==> flow/design.v <==
module spi(
input clk,rst,
input data_send_enable,
input [7:0]data_send_master,
input [7:0]data_send_slave,
output [7:0]data_receive_master,
output data_receive_master_enable,
output [7:0]data_receive_slave,
output data_receive_slave_enable,
output cs,sclk,miso,mosi
);
spi_master u1(
.data_send_enable(data_send_enable),
.data_send_master(data_send_master),
.clk(clk),
.rst(rst),
.miso(miso),
.mosi(mosi),
.sclk(sclk),
.cs(cs),
.data_receive_master(data_receive_master),
.data_receive_master_enable(data_receive_master_enable)
);
spi_slave u2(
.data_send_enable(data_send_enable),
.data_send_slave(data_send_slave),
.miso(miso),
.mosi(mosi),
.sclk(sclk),
.cs(cs),
.data_receive_slave(data_receive_slave),
.data_receive_slave_enable(data_receive_slave_enable)
);
endmodule
module spi_master
(
input data_send_enable,
input [7:0] data_send_master,
input clk,rst,miso,
output reg mosi,
output sclk,cs,
output [7:0] data_receive_master,
output reg data_receive_master_enable
);
reg [7:0]data_receive;
reg [7:0]data_sent;
reg [2:0]count_receive=3'b000;
reg [2:0]count_send=3'b000;
assign data_receive_master=data_receive_master_enable?data_receive:8'h00;
assign sclk=clk;
assign cs=~rst;
always @(posedge sclk or posedge cs)
begin
	if(cs)
	begin
		data_receive=8'h00;
		data_receive_master_enable=1'b0;
	end
	else
	begin
		if(count_receive==3'b111)
		begin
			data_receive[0]=miso;
			count_receive=3'b000;
			data_receive_master_enable=1'b1;
		end
		else
		begin
			data_receive[3'b111-count_receive]=miso;
			count_receive=count_receive+1'b1;
			data_receive_master_enable=1'b0;
		end
	end
end
always @(negedge clk or negedge rst)
begin
	if(!rst)
	begin
		data_sent=8'h00;
	end
	else
	begin
		if(data_send_enable)
		begin
			data_sent=data_send_master;
		end
		else
		begin
			data_sent=data_sent;
		end
	end
end
always @(negedge clk or negedge rst)
begin
	if(!rst)
	begin
		mosi=1'b0;
	end
	else
	begin
		if(count_send==3'b111)
		begin
			mosi=data_sent[0];
			count_send=3'b000;
		end
		else
		begin
			mosi=data_sent[3'b111-count_send];
			count_send=count_send+1'b1;
		end
	end
end
endmodule
module spi_slave
(
input data_send_enable,
input [7:0] data_send_slave,
input cs,sclk,mosi,
output reg miso,
output [7:0] data_receive_slave,
output reg data_receive_slave_enable
);
reg [7:0]data_receive;
reg [7:0]data_sent;
reg [2:0]count_receive=3'b000;
reg [2:0]count_send=3'b000;
assign data_receive_slave=data_receive_slave_enable?data_receive:8'h00;
always @(posedge sclk or posedge cs)
begin
	if(cs)
	begin
		data_receive=8'h00;
		data_receive_slave_enable=1'b0;
	end
	else
	begin
		if(count_receive==3'b111)
		begin
			data_receive[0]=mosi;
			count_receive=3'b000;
			data_receive_slave_enable=1'b1;
		end
		else
		begin
			data_receive[3'b111-count_receive]=mosi;
			count_receive=count_receive+1'b1;
			data_receive_slave_enable=1'b0;
		end
	end
end
always @(negedge sclk or posedge cs)
begin
	if(cs)
	begin
		data_sent=8'h00;
	end
	else
	begin
		if(data_send_enable)
		begin
			data_sent=data_send_slave;
		end
		else
		begin
			data_sent=data_sent;
		end
	end
end
always @(negedge sclk or posedge cs)
begin
	if(cs)
	begin
		miso=1'b0;
	end
	else
	begin
		if(count_send==3'b111)
		begin
			miso=data_sent[0];
			count_send=3'b000;
		end
		else
		begin
			miso=data_sent[3'b111-count_send];
			count_send=count_send+1'b1;
		end
	end
end
endmodule
* From RTL to reports: spi
Tool output for the design above, in the order of the flow.
Lines are those of the file above, counted from 1.
Cell names lack the library's common part.
Not given: --
- Top :: spi
- Clock input :: clk
- Cell library :: sky130hd
- Corner :: tt_025C_1v80

* Word-level counts
Source: Yosys, flattened and elaborated, memories not mapped. Widths are those after wreduce; folded enables and synchronous resets count as part of the registers. Registers that Yosys merges into a memory's read port (data or address) are not register bits. Print and check cells do not count. Equal cells are merged and count once.
- Flip-flop bits (word level) :: 48
- Bits in latches :: 0
- Bits in writable memories :: 0
- Bits in read-only memories :: 0
- Clocked read ports x word width :: 0
- Memories kept :: 0
- Input port bits :: 19
- Elaborated cells :: 49
- Add/subtract/negate cells :: 10
- $mul :: 0
- Divide/modulo/power cells :: 0
- $lt $le $gt $ge :: 0
- Equality and inequality tests :: 4
- Shifts and indexed selects :: 6
- Muxes and demuxes :: 8
- Bitwise operators :: 7
- Reductions and logical operators :: 0
** Operator list (count)
- 1-bit by 4-bit variable shift with 8-bit output :: 2
- 1-bit by 4-bit variable shift with 8-bit output (first input constant) :: 2
- 8-bit by 3-bit variable part select with 1-bit output :: 2
- 8-bit bitwise AND :: 2
- 8-bit OR :: 2
- 8-bit NOT :: 2
- 8-bit two-way mux :: 2
- 3-bit by 1-bit adder with 3-bit output (second input constant) :: 4
- 3-bit subtractor (first input constant) :: 4
- 3-bit == test (second input constant) :: 4
- 3-bit negator with 4-bit output :: 2
- 1-bit two-way mux :: 6
- 1-bit NOT :: 1

* Depth
Depth = most cells in a row (Yosys ltp): at word level without a register or memory, in the mapped netlist without a sequential cell, where the memories' decode and read muxes count.
- Depth in word-level cells :: 7
- ABC_AREA :: 0
- Gate-level depth with buffers :: 6
- Mapped depth without buffers :: 6

* Netlist
The flow's flattened synthesis, as Yosys stat reports it; memories are mapped. The netlist is that of the ABC_AREA named above (0 if unset); the other value can give another one.
- Cell count :: 181
- Mapped area :: 2312.2 um^2
- Sequential part of the area :: 1261.2 um^2
- Flip-flops :: 48
** Cells by type
- dfrtn_1 :: count 18, total area 450.432 um^2
- dfrtp_1 :: count 18, total area 450.432 um^2
- edfxtp_1 :: count 12, total area 360.346 um^2
- mux2_2 :: count 20, total area 225.216 um^2
- ha_1 :: count 14, total area 175.168 um^2
- and2_1 :: count 16, total area 100.096 um^2
- mux2i_1 :: count 8, total area 80.077 um^2
- nor2b_1 :: count 10, total area 62.56 um^2
- nand2_1 :: count 16, total area 60.058 um^2
- o2bb2ai_1 :: count 6, total area 52.55 um^2
- mux4_2 :: count 2, total area 45.043 um^2
- inv_1 :: count 10, total area 37.536 um^2
- a22o_1 :: count 4, total area 35.034 um^2
- nor2_1 :: count 7, total area 26.275 um^2
- buf_6 :: count 2, total area 22.522 um^2
- a32o_1 :: count 2, total area 20.019 um^2
- a41oi_1 :: count 2, total area 17.517 um^2
- o21ai_2 :: count 2, total area 17.517 um^2
Other cell types: 8; their cells: 12.
By module: a second synthesis without flattening, with its own total; a netlist apart from the flattened one above.
- Cells (unflattened synthesis) :: 176
- Area total of the unflattened synthesis :: 2289.7 um^2
Each row is one instance without its submodules.
** Modules
- spi_master :: instances 1, cells 88, area 1147.4 um^2
- spi_slave :: instances 1, cells 88, area 1142.3 um^2
- spi :: instances 1, cells 0, area 0.0 um^2

Measured results for spi: 2 stored runs of the Yosys and OpenROAD flow on sky130hd. The settings differ; the order carries no meaning. The constraints put input and output delay at 20% of the set period each and load the outputs with 0.01 pF.
"total power of the final layout" is the tool's figure for a default switching activity; nothing was simulated.

** Run 1
- Settings :: period_ns=2.29; CORE_UTILIZATION=63; SETUP_SLACK_MARGIN=0.58; PLACE_DENSITY_LB_ADDON=0.1; HOLD_SLACK_MARGIN=0.17; CORE_ASPECT_RATIO=1.92; CORE_MARGIN=9; CELL_PAD_IN_SITES_DETAIL_PLACEMENT=1; GPL_ROUTABILITY_DRIVEN=0; CAP_MARGIN=25; SLEW_MARGIN=10; MIN_ROUTING_LAYER=met1; MAX_ROUTING_LAYER=met5
- Outcome :: no results, placement failed with DPL-0033

** Run 2
- Settings :: period_ns=5.37; CORE_UTILIZATION=41; PLACE_DENSITY_LB_ADDON=0.29; HOLD_SLACK_MARGIN=0.13; CORE_ASPECT_RATIO=1.06; CORE_MARGIN=3; CELL_PAD_IN_SITES_GLOBAL_PLACEMENT=2; ABC_AREA=1; GPL_TIMING_DRIVEN=0; CAP_MARGIN=15; SLEW_MARGIN=10; MIN_ROUTING_LAYER=met2
- Worst hold slack in the final report :: 431 ps
- Utilization after layout :: 0.543
- Standard-cell area after routing :: 3,083.0 um^2
- Total power of the final layout :: 1,130 uW
- Cell area after synthesis :: 2,432.3 um^2
- Summed negative setup slack :: 0 ps
- Setup slack of the critical path :: 127 ps
- Full die area :: 6,893.1 um^2
